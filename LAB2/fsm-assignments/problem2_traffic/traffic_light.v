==> flow/design.v <==
module traffic_light #(
    parameter integer NS_G_TICKS = 5,
    parameter integer NS_Y_TICKS = 2,
    parameter integer EW_G_TICKS = 5,
    parameter integer EW_Y_TICKS = 2
)(
    input  wire clk,    
    input  wire rst,    
    input  wire tick,   
    output reg  ns_g,   
    output reg  ns_y,   
    output reg  ns_r,   
    output reg  ew_g,   
    output reg  ew_y,   
    output reg  ew_r    
);
    localparam [1:0] S_NS_G = 2'd0,
                     S_NS_Y = 2'd1,
                     S_EW_G = 2'd2,
                     S_EW_Y = 2'd3;
    reg  [1:0] state, next_state;
    reg  [7:0] phase_cnt;   
    reg [7:0] current_len;
    always @* begin
        case (state)
            S_NS_G: current_len = NS_G_TICKS[7:0];
            S_NS_Y: current_len = NS_Y_TICKS[7:0];
            S_EW_G: current_len = EW_G_TICKS[7:0];
            default: current_len = EW_Y_TICKS[7:0];  
        endcase
    end
    always @* begin
        next_state = state;
        if (tick && (phase_cnt == current_len - 1)) begin
            case (state)
                S_NS_G: next_state = S_NS_Y;
                S_NS_Y: next_state = S_EW_G;
                S_EW_G: next_state = S_EW_Y;
                S_EW_Y: next_state = S_NS_G;
            endcase
        end
    end
    always @(posedge clk) begin
        if (rst) begin
            state     <= S_NS_G;
            phase_cnt <= 8'd0;
        end else begin
            state <= next_state;
            if (tick) begin
                if (phase_cnt == current_len - 1)
                    phase_cnt <= 8'd0;
                else
                    phase_cnt <= phase_cnt + 1'b1;
            end
        end
    end
    always @* begin
        ns_g = 1'b0; ns_y = 1'b0; ns_r = 1'b1;
        ew_g = 1'b0; ew_y = 1'b0; ew_r = 1'b1;
        case (state)
            S_NS_G: begin ns_g = 1'b1; ns_r = 1'b0; ew_r = 1'b1; end
            S_NS_Y: begin ns_y = 1'b1; ns_r = 1'b0; ew_r = 1'b1; end
            S_EW_G: begin ew_g = 1'b1; ew_r = 1'b0; ns_r = 1'b1; end
            S_EW_Y: begin ew_y = 1'b1; ew_r = 1'b0; ns_r = 1'b1; end
        endcase
    end
endmodule
# --- Reports on traffic_light ---
# What the tools print for traffic_light, step after step.
# Lines are those of the file above, counted from 1.
# Library cell names are shortened.
setup:
  design: "traffic_light"
  clock_port: "clk"
  cell_library: "sky130hd"
  corner: "tt_025C_1v80"

# --- Word level ---
# Source: Yosys, flattened and elaborated, memories not mapped. Widths are those after wreduce. Registers that Yosys merges into a memory's read port (data or address) are not register bits. Print and check cells do not count. Equal cells are merged and count once.
word_totals:
  register_bits: 10
  inputBits: 3
  output_inout_bits: 6
  wordCells: 26
op_classes:
  add_sub_neg: 2
  eq_ne: 4
  mux: 9
  reduce_logical: 9
op_table:
  columns: ["op", "count"]
  rows:
  - ["8-bit by 32-bit equality test with 1-bit output", 1]
  - ["3-bit OR reduction", 4]
  - ["1-bit case mux with 2-bit select", 6]
  - ["8-bit by 1-bit subtractor with 9-bit output with constant B", 1]
  - ["8-bit by 1-bit adder with 8-bit output with constant B", 1]
  - ["2-bit case mux with 4-bit select", 1]
  - ["8-bit 2-to-1 mux", 1]
  - ["2-bit OR reduction", 3]
  - ["2-bit equality test with constant B", 2]
  - ["3-bit 2-to-1 mux", 1]
  - ["2-bit by 1-bit equality test with 1-bit output with constant B", 1]
  - ["2-bit logical NOT", 1]
  - ["1-bit logical AND", 1]

# --- Depth ---
# Depth = most cells in a row (Yosys ltp): at word level without a register or memory, in the mapped netlist without a sequential cell, where the memories' decode and read muxes count.
depth:
  ltp_word: 6
  abc_area: 0
  depth_mapped: 6
  ltp_nobuf: 5

# --- Netlist ---
# The flow's flattened synthesis, as Yosys stat reports it; memories are mapped. The netlist is that of the ABC_AREA named above (0 if unset); the other value can give another one.
# Totals and module areas in this step are rounded.
by_type:
  columns: ["cell_type", "count"]
  rows:
  - ["dfxtp_1", 12]
  - ["nor3_1", 12]
  - ["mux2i_1", 5]
  - ["xnor2_1", 4]
  - ["xor2_1", 3]
  - ["nand2b_1", 4]
  - ["buf_12", 1]
  - ["nand4_1", 3]
  - ["nor2_1", 5]
  - ["nand2_1", 4]
  - ["ha_1", 1]
  - ["buf_6", 1]
  - ["or4b_1", 1]
  - ["nor4b_1", 1]
  - ["clkbuf_1", 2]
  - ["and3_1", 1]
  - ["or2_2", 1]
  - ["o21ai_0", 1]
# Other cell types: 2; their cells: 2.
mapped:
  cell_count: 64
  yosys_area_um2: 586
  seqArea_um2: 240
  ff_cells: 12
  buf_cells: 4

# --- Path before layout ---
# OpenSTA on the mapped netlist: ideal clock, no wires. The path of least setup slack (recovery checks aside). Input and output delay are each 20% of the period. Register names are those of the netlist, which keeps one name where synthesis merged equal registers.
synth_path:
  kind: "reg-to-reg"
  startpoint: "register phase_cnt[2]"
  endpoint: "register state"
  period_ns: 2.01
  launch_ns: 0.000
  t_arrival_ns: 1.441
  required_time_ns: 1.938
  path_slack_ns: 0.497
  delay_ns: 1.513
  stages: 7
  synth_period_reached_ns: 1.513
# "delay_ns" = arrival - input delay + setup time.
# "stages" counts driving pins, that of a launching flip-flop among them; a cell with two outputs on the path counts twice.
# "synth_period_reached_ns" is the clock period less the worst setup slack; recovery checks do not enter. This is arithmetic on one report: input and output delays are still those of the set period (20% each).
# Where an end lacks its bit number, it is one bit of the signal, or one of the new flip-flops if synthesis recoded a state register.
# A register here has more assigning lines than the two given.
synth_via:
  path_cell_list: "dfxtp_1 > or4b_1 > o21ai_1 > and3_1 > buf_6 > buf_12 > mux2i_1"
synth_rtl:
  columns: ["item", "line", "source"]
  rows:
  - ["from (decl)", 22, "reg  [7:0] phase_cnt;"]
  - ["from (assign)", 46, "phase_cnt <= 8'd0;"]
  - ["from (assign)", 53, "phase_cnt <= phase_cnt + 1'b1;"]
  - ["to (assign)", 45, "state     <= S_NS_G;"]
  - ["to (assign)", 48, "state <= next_state;"]
  - ["to (decl)", 21, "reg  [1:0] state, next_state;"]
# No chain of elaborated cells between the ends is given.

# --- Worst path after layout ---
# Path of least setup slack in the final report of flow run B (OpenROAD, finished layout, wires in). Where an end is a register, its clock arrival counts in the times.
layout_path:
  kind: "reg-to-output"
  startpoint: "register state"
  endpoint: "output ns_g"
  period_ns: 2.85
  output_delay_ns: 0.57
  launch_ns: 0.26
  t_arrival_ns: 1.56
  required_time_ns: 2.28
  path_slack_ns: 0.72
  stages: 4
# Where an end lacks its bit number, it is one bit of the signal, or one of the new flip-flops if synthesis recoded a state register.
# Between the ends stands the longest chain of elaborated cells between them, by number of cells; it is not shown to be the way that was timed. Of several equally long chains one is given.
# Each line given opens the expression or statement behind the cell; cells for indexed reads and writes are added by Yosys, which also makes memories of some case tables.
layout_via:
  path_cell_list: "dfxtp_1 > or2_2 > nor2_1 > clkdlybuf4s50_1"
  elab_chain_cells: 3
  cone_cells: 6
  cone_classes: "eq/ne: 3; mux: 1; reduce/logical: 2"
layout_rtl:
  columns: ["item", "line", "source"]
  rows:
  - ["from (decl)", 21, "reg  [1:0] state, next_state;"]
  - ["from (assign)", 45, "state     <= S_NS_G;"]
  - ["from (assign)", 48, "state <= next_state;"]
  - ["2-bit equality test", 60, "case (state)"]
  - ["3-bit OR reduction", null, null]
  - ["1-bit case mux with 2-bit select", 60, null]
  - ["to (decl)", 10, "output reg  ns_g,"]

Add stored flow runs of traffic_light

Module traffic_light, platform sky130hd: 2 stored runs of the flow (Yosys, OpenROAD) with differing settings, in no particular order. Input and output delays are each 20% of the period that was set; the output load is 0.01 pF.
"achieved_period_ns" means the clock period less the worst setup slack. The figure is calculated, with input and output delays left at 20% of the set period.
"worst_setup_path_time_ns": the worst setup path's part of the clock period (all of it between registers, 20% less for each end at a port) less its slack. A launch clock that arrives late makes it longer, a capture clock that arrives late makes it shorter.
"totalPower_uw": no workload was simulated; the value follows from the tool's default switching activity.
Measured values are rounded.

--- flow run A ---
==> flow/run.sh <==
#!/bin/bash
# the make line also repeats the synthesis and layout settings of config.mk as NAME=value (left out here)
make -C /OpenROAD-flow-scripts/flow DESIGN_CONFIG=/design/flow/config.mk WORK_HOME=/design/flow/orfs CLKGATE_MAP_FILE= finish
==> flow/config.mk <==
export PLATFORM = sky130hd
export DESIGN_NAME = traffic_light
export DESIGN_NICKNAME = traffic_light
export VERILOG_FILES = /design/flow/design.v
export SDC_FILE = /design/flow/constraint.sdc
export NUM_CORES = 4
export LEC_CHECK = 0
export ABC_AREA = 1
export CAP_MARGIN = 20
export CELL_PAD_IN_SITES_DETAIL_PLACEMENT = 1
export CORE_MARGIN = 3
export CORE_UTILIZATION = 56
export CTS_CLUSTER_SIZE = 54
export HOLD_SLACK_MARGIN = 0.22
export MIN_ROUTING_LAYER = met2
export PLACE_DENSITY_LB_ADDON = 0.09
export SETUP_SLACK_MARGIN = -0.3
export SLEW_MARGIN = 20
export TNS_END_PERCENT = 10
==> flow/constraint.sdc <==
create_clock -name core_clock -period 2.97 [get_ports {clk}]
set_input_delay 0.5940 -clock core_clock [delete_from_list [all_inputs] [get_ports {clk}]]
set_output_delay 0.5940 -clock core_clock [all_outputs]
set_load 0.01 [all_outputs]

==> results, as YAML <==
outcome: "stopped before the end: placement reported DPL-0033"

--- flow run B ---
==> flow/run.sh <==
#!/bin/bash
# the make line also repeats the synthesis and layout settings of config.mk as NAME=value (left out here)
make -C /OpenROAD-flow-scripts/flow DESIGN_CONFIG=/design/flow/config.mk WORK_HOME=/design/flow/orfs CLKGATE_MAP_FILE= finish
==> flow/config.mk <==
export PLATFORM = sky130hd
export DESIGN_NAME = traffic_light
export DESIGN_NICKNAME = traffic_light
export VERILOG_FILES = /design/flow/design.v
export SDC_FILE = /design/flow/constraint.sdc
export NUM_CORES = 4
export LEC_CHECK = 0
export CAP_MARGIN = 20
export CELL_PAD_IN_SITES_GLOBAL_PLACEMENT = 2
export CORE_MARGIN = 8
export CORE_UTILIZATION = 43
export CTS_CLUSTER_DIAMETER = 397
export CTS_CLUSTER_SIZE = 81
export GPL_TIMING_DRIVEN = 1
export HOLD_SLACK_MARGIN = 0.1
export MIN_ROUTING_LAYER = met2
export PLACE_DENSITY_LB_ADDON = 0.11
export SETUP_SLACK_MARGIN = 0.24
export SLEW_MARGIN = 20
==> flow/constraint.sdc <==
create_clock -name core_clock -period 2.85 [get_ports {clk}]
set_input_delay 0.5700 -clock core_clock [delete_from_list [all_inputs] [get_ports {clk}]]
set_output_delay 0.5700 -clock core_clock [all_outputs]
set_load 0.01 [all_outputs]

==> results, as YAML <==
results:
  achieved_period_ns: 2.133
  totalPower_uw: 299
  worst_setup_path_time_ns: 1.56
  worst_path_kind: "reg-to-output"
  hold_worst_slack_ns: 0.553
  fin_tns_ns: 0.000
  total_die_area_um2: 2800
  finish.utilization_pct: 52.0
  setup_ws_ns: 0.717
  stdcell_area_um2: 668
  synthesis_area_um2: 586
