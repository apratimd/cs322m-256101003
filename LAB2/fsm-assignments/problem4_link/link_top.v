==> flow/design.v <==
module link_top(
    input  wire clk,
    input  wire rst,
    output wire done
);
    wire       req, ack;
    wire [7:0] data;
    wire [7:0] last_byte;  
    master_fsm u_master (
        .clk (clk),
        .rst (rst),
        .ack (ack),
        .req (req),
        .data(data),
        .done(done)
    );
    slave_fsm u_slave (
        .clk      (clk),
        .rst      (rst),
        .req      (req),
        .data_in  (data),
        .ack      (ack),
        .last_byte(last_byte)
    );
endmodule
module master_fsm(
    input  wire       clk,
    input  wire       rst,    
    input  wire       ack,    
    output reg        req,    
    output reg [7:0]  data,   
    output reg        done    
);
    reg [7:0] rom [0:3];
    initial begin
        rom[0] = 8'hA0;
        rom[1] = 8'hA1;
        rom[2] = 8'hA2;
        rom[3] = 8'hA3;
    end
    localparam S_IDLE        = 3'd0,
               S_DRIVE       = 3'd1,
               S_WAIT_ACK_HI = 3'd2,
               S_DROP_REQ    = 3'd3,
               S_WAIT_ACK_LO = 3'd4,
               S_NEXT_BYTE   = 3'd5,
               S_DONE        = 3'd6;
    reg [2:0] state;
    reg [1:0] idx;   
    always @(posedge clk) begin
        if (rst) begin
            state <= S_IDLE;
            idx   <= 2'd0;
            req   <= 1'b0;
            data  <= 8'h00;
            done  <= 1'b0;
        end else begin
            done <= 1'b0;   
            case (state)
                S_IDLE: begin
                    idx  <= 2'd0;
                    data <= rom[0];
                    req  <= 1'b0;
                    state <= S_DRIVE;
                end
                S_DRIVE: begin
                    data <= rom[idx];
                    req  <= 1'b1;
                    state <= S_WAIT_ACK_HI;
                end
                S_WAIT_ACK_HI: begin
                    if (ack) state <= S_DROP_REQ;
                end
                S_DROP_REQ: begin
                    req   <= 1'b0;
                    state <= S_WAIT_ACK_LO;
                end
                S_WAIT_ACK_LO: begin
                    if (!ack) begin
                        if (idx == 2'd3) state <= S_DONE;
                        else             state <= S_NEXT_BYTE;
                    end
                end
                S_NEXT_BYTE: begin
                    idx  <= idx + 2'd1;
                    data <= rom[idx + 2'd1];
                    state <= S_DRIVE;
                end
                S_DONE: begin
                    done  <= 1'b1;
                    state <= S_IDLE;
                end
                default: state <= S_IDLE;
            endcase
        end
    end
endmodule
module slave_fsm(
    input  wire       clk,
    input  wire       rst,        
    input  wire       req,        
    input  wire [7:0] data_in,    
    output reg        ack,        
    output reg [7:0]  last_byte   
);
    reg req_d;            
    reg        ack_act;   
    reg [1:0]  hold;      
    always @(posedge clk) begin
        if (rst) begin
            req_d     <= 1'b0;
            ack_act   <= 1'b0;
            hold      <= 2'd0;
            ack       <= 1'b0;
            last_byte <= 8'h00;
        end else begin
            req_d <= req;
            if (req && !req_d) begin
                last_byte <= data_in;
                ack_act   <= 1'b1;
                hold      <= 2'd2;
            end
            if (ack_act && (hold != 2'd0)) begin
                hold <= hold - 2'd1;
            end
            if (ack_act && (hold == 2'd0) && !req) begin
                ack_act <= 1'b0;
            end
            ack <= ack_act;
        end
    end
endmodule
# Reports on link_top
# The steps from the RTL of link_top to its reports follow in flow order.
# Line numbers count from 1 in the design file above.
# Cell names lack the library's common part.
# The mark - stands for no value.
# inputs
top_module	link_top
clock	clk
cell_library	sky130hd
corner	tt_025C_1v80

# Word level
# Source: Yosys, flattened and elaborated, memories not mapped. Widths are those after wreduce. Registers that Yosys merges into a memory's read port (data or address) are not register bits. Print and check cells do not count.
# bits
output_inout_bits	1
word_cells	44
register_bits	12
in_bits	2
# op_classes
n_mux	9
eq_ne	9
n_addsub	2
n_reduce_logical	16
# ops
cell	n
parallel mux 3 bit (select 5 bit)	1
== test 3 bit (second input constant)	3
nonzero test 2 bit	4
OR reduction 2 bit	3
== test 3 x 2 -> 1 bit (second input constant)	2
two-way mux 3 bit	2
two-way mux 2 bit	3
logical AND 1 bit	4
parallel mux 2 bit (select 2 bit)	1
== test 3 x 1 -> 1 bit (second input constant)	1
zero test 3 bit	1
zero test 1 bit	2
adder 2 x 1 -> 2 bit (second input constant)	1
subtractor 2 x 1 -> 2 bit (second input constant)	1
!= test 2 x 1 -> 1 bit (second input constant)	1
== test 2 bit (second input constant)	1
!= test 2 bit (second input constant)	1
zero test 2 bit	1
AND reduction 2 bit	1
parallel mux 1 bit (select 2 bit)	1
two-way mux 1 bit	1

# Depth
# Depth = most cells in a row (Yosys ltp): at word level without a register or memory, in the mapped netlist without a sequential cell, where the memories' decode and read muxes count.
# depth
ltp_word	4
abc_area	0
ltp_mapped	5

# After synthesis
# Source: synth_stat.txt of the flow (Yosys; design flattened, memories mapped). It holds for the ABC_AREA given above (unset counts as 0); a run with the other value may have another netlist.
# synth_totals
seq_area_um2	320.3
area_um2	568.0
stdcells	54
ffs	16
n_buf	1
# by_type
cell	n	type_area_um2
dfxtp_1	16	320.307
nor2_1	9	33.782
ha_1	2	25.024
a21oi_1	4	20.019
nor2b_1	3	18.768
inv_1	4	15.014
nor2b_4	1	13.763
a211oi_2	1	12.512
nor4_2	1	12.512
buf_6	1	11.261
mux2i_1	1	10.01
nor3_1	2	10.01
nor4bb_1	1	10.01
o21ba_1	1	10.01
nor4b_1	1	8.758
and2b_1	1	7.507
nor3b_1	1	7.507
nand2b_1	1	6.256
# Not listed: further types 3, cells in them 3.
# By module: a second synthesis without flattening, with its own total; a netlist apart from the flattened one above.
# unflattened
hier_cells	107
area_unflattened_um2	1017.2
# Each row is one instance without its submodules.
# by_module
module	n_cells	mod_seq_area_um2	instances	mod_area_um2
master_fsm	51	280.3	1	519.2
slave_fsm	56	260.2	1	498.0
link_top	0	0.0	1	0.0

# Worst setup path after synthesis
# Path of least setup slack by OpenSTA after synthesis, without wires, with an ideal clock, recovery checks aside; 20% of the period is set as input and as output delay. Where synthesis merged equal registers, the netlist keeps one of their names.
# synth_path
path_kind	register to register
start	register u_slave.hold[0]
end	register u_slave.hold[0]
t_required_ns	0.895
setup_slack_ns	-0.024
arrival_time_ns	0.919
path_buffers	0
tclk_ns	1.01
launch_ns	0.000
delay_ns	1.034
setup_ns	0.115
stages	6
synth_period_reached_ns	1.034
# "delay_ns" = arrival - input delay + setup time.
# "stages" counts driving pins, that of a launching flip-flop among them; a cell with two outputs on the path counts twice.
# "synth_period_reached_ns" is the clock period less the worst setup slack; recovery checks do not enter. This is arithmetic on one report: input and output delays are still those of the set period (20% each).
# The rows between start and end are the longest chain of elaborated cells between them; the timing report does not say that the signal goes this way. Where chains are equally long, one stands for them.
# A line is the first line of the expression or statement that the cell stems from. Yosys adds cells for indexed reads and writes and turns some case tables into memories.
# At most two assigning lines are given for a register; there are more.
# synth_via
cell_sequence	dfxtp_1 > inv_1 > ha_1 > nor2b_4 > nor3_1 > o21ba_1
elab_chain_len	3
# synth_rtl
item	line_no	text
start: declaration	108	reg [1:0]  hold;
start: assignment	113	hold      <= 2'd0;
start: assignment	124	hold <= hold - 2'd1;
nonzero test 2 bit	123	if (ack_act && (hold != 2'd0)) begin
logical AND 1 bit	123
two-way mux 2 bit	123
end: assignment	121	hold      <= 2'd2;
end: assignment	124
end: declaration	108

# Worst path after layout
# Path of least setup slack in the final report of run 1 (OpenROAD, finished layout, wires in). Where an end is a register, its clock arrival counts in the times.
# layout_path
path_kind	register to register
start	register u_slave.hold[0]
end	register u_slave.hold[0]
path_buffers	0
launch_ns	0.27
setup_ns	0.10
setup_slack_ns	0.07
t_required_ns	1.36
arrival_time_ns	1.29
tclk_ns	1.19
stages	6
# The rows between start and end are the longest chain of elaborated cells between them; the timing report does not say that the signal goes this way. Where chains are equally long, one stands for them.
# At most two assigning lines are given for a register; there are more.
# layout_via
cell_sequence	dfxtp_1 > inv_1 > ha_1 > nor2b_4 > nor3_1 > o21ba_1
elab_chain_len	3
# layout_rtl
item	line_no	text
start: declaration	108	reg [1:0]  hold;
start: assignment	113	hold      <= 2'd0;
start: assignment	124	hold <= hold - 2'd1;
nonzero test 2 bit	123	if (ack_act && (hold != 2'd0)) begin
logical AND 1 bit	123
two-way mux 2 bit	123
end: assignment	121	hold      <= 2'd2;
end: assignment	124
end: declaration	108

# Below are 2 stored runs of the flow (Yosys, OpenROAD; platform sky130hd) on link_top, each with its settings and what was measured, unordered. Constraints: input delay and output delay 20% of the set period each, output load 0.01 pF.
# "achievedPeriod_ns" means the clock period less the worst setup slack. The figure is calculated, with input and output delays left at 20% of the set period.
# "worst_path_ns" means the part of the period allowed to the worst setup path (the constraints hold back 20% at inputs and 20% at outputs) less its slack; where the path has registers, the arrival times of their clocks count too.
# "design_power_uw" rests on the timing tool's default activity at the inputs, not on a simulated workload.
# A setting shown as n/a is not set for that run.
# Results: n/a = not shown.
stored run	period_ns	CORE_UTILIZATION	CAP_MARGIN	CORE_MARGIN	SLEW_MARGIN	SETUP_SLACK_MARGIN	PLACE_DENSITY_LB_ADDON	CELL_PAD_IN_SITES_GLOBAL_PLACEMENT	TNS_END_PERCENT	CTS_CLUSTER_SIZE	MIN_ROUTING_LAYER	MAX_ROUTING_LAYER	layout_stdcell_area_um2	design_power_uw	timing.hold.ws_ns	setupTns_ns	achievedPeriod_ns	worst_path_ns	timing.worst_path_kind	die_um2	ws_setup_ns	fin_util_pct	post_synth_area_um2
run 1	1.19	52	20	2	20	n/a	n/a	n/a	n/a	n/a	n/a	n/a	648.1	933.6	0.450	0.000	1.116	1.12	register to register	1372.7	0.074	66.3	568.0
run 2	0.735	67	25	2	5	0.2	0.09	3	90	13	met2	met5	n/a	n/a	n/a	n/a	n/a	n/a	n/a	n/a	n/a	n/a	n/a
# Run 2: no results, floorplanning failed with PDN-0185
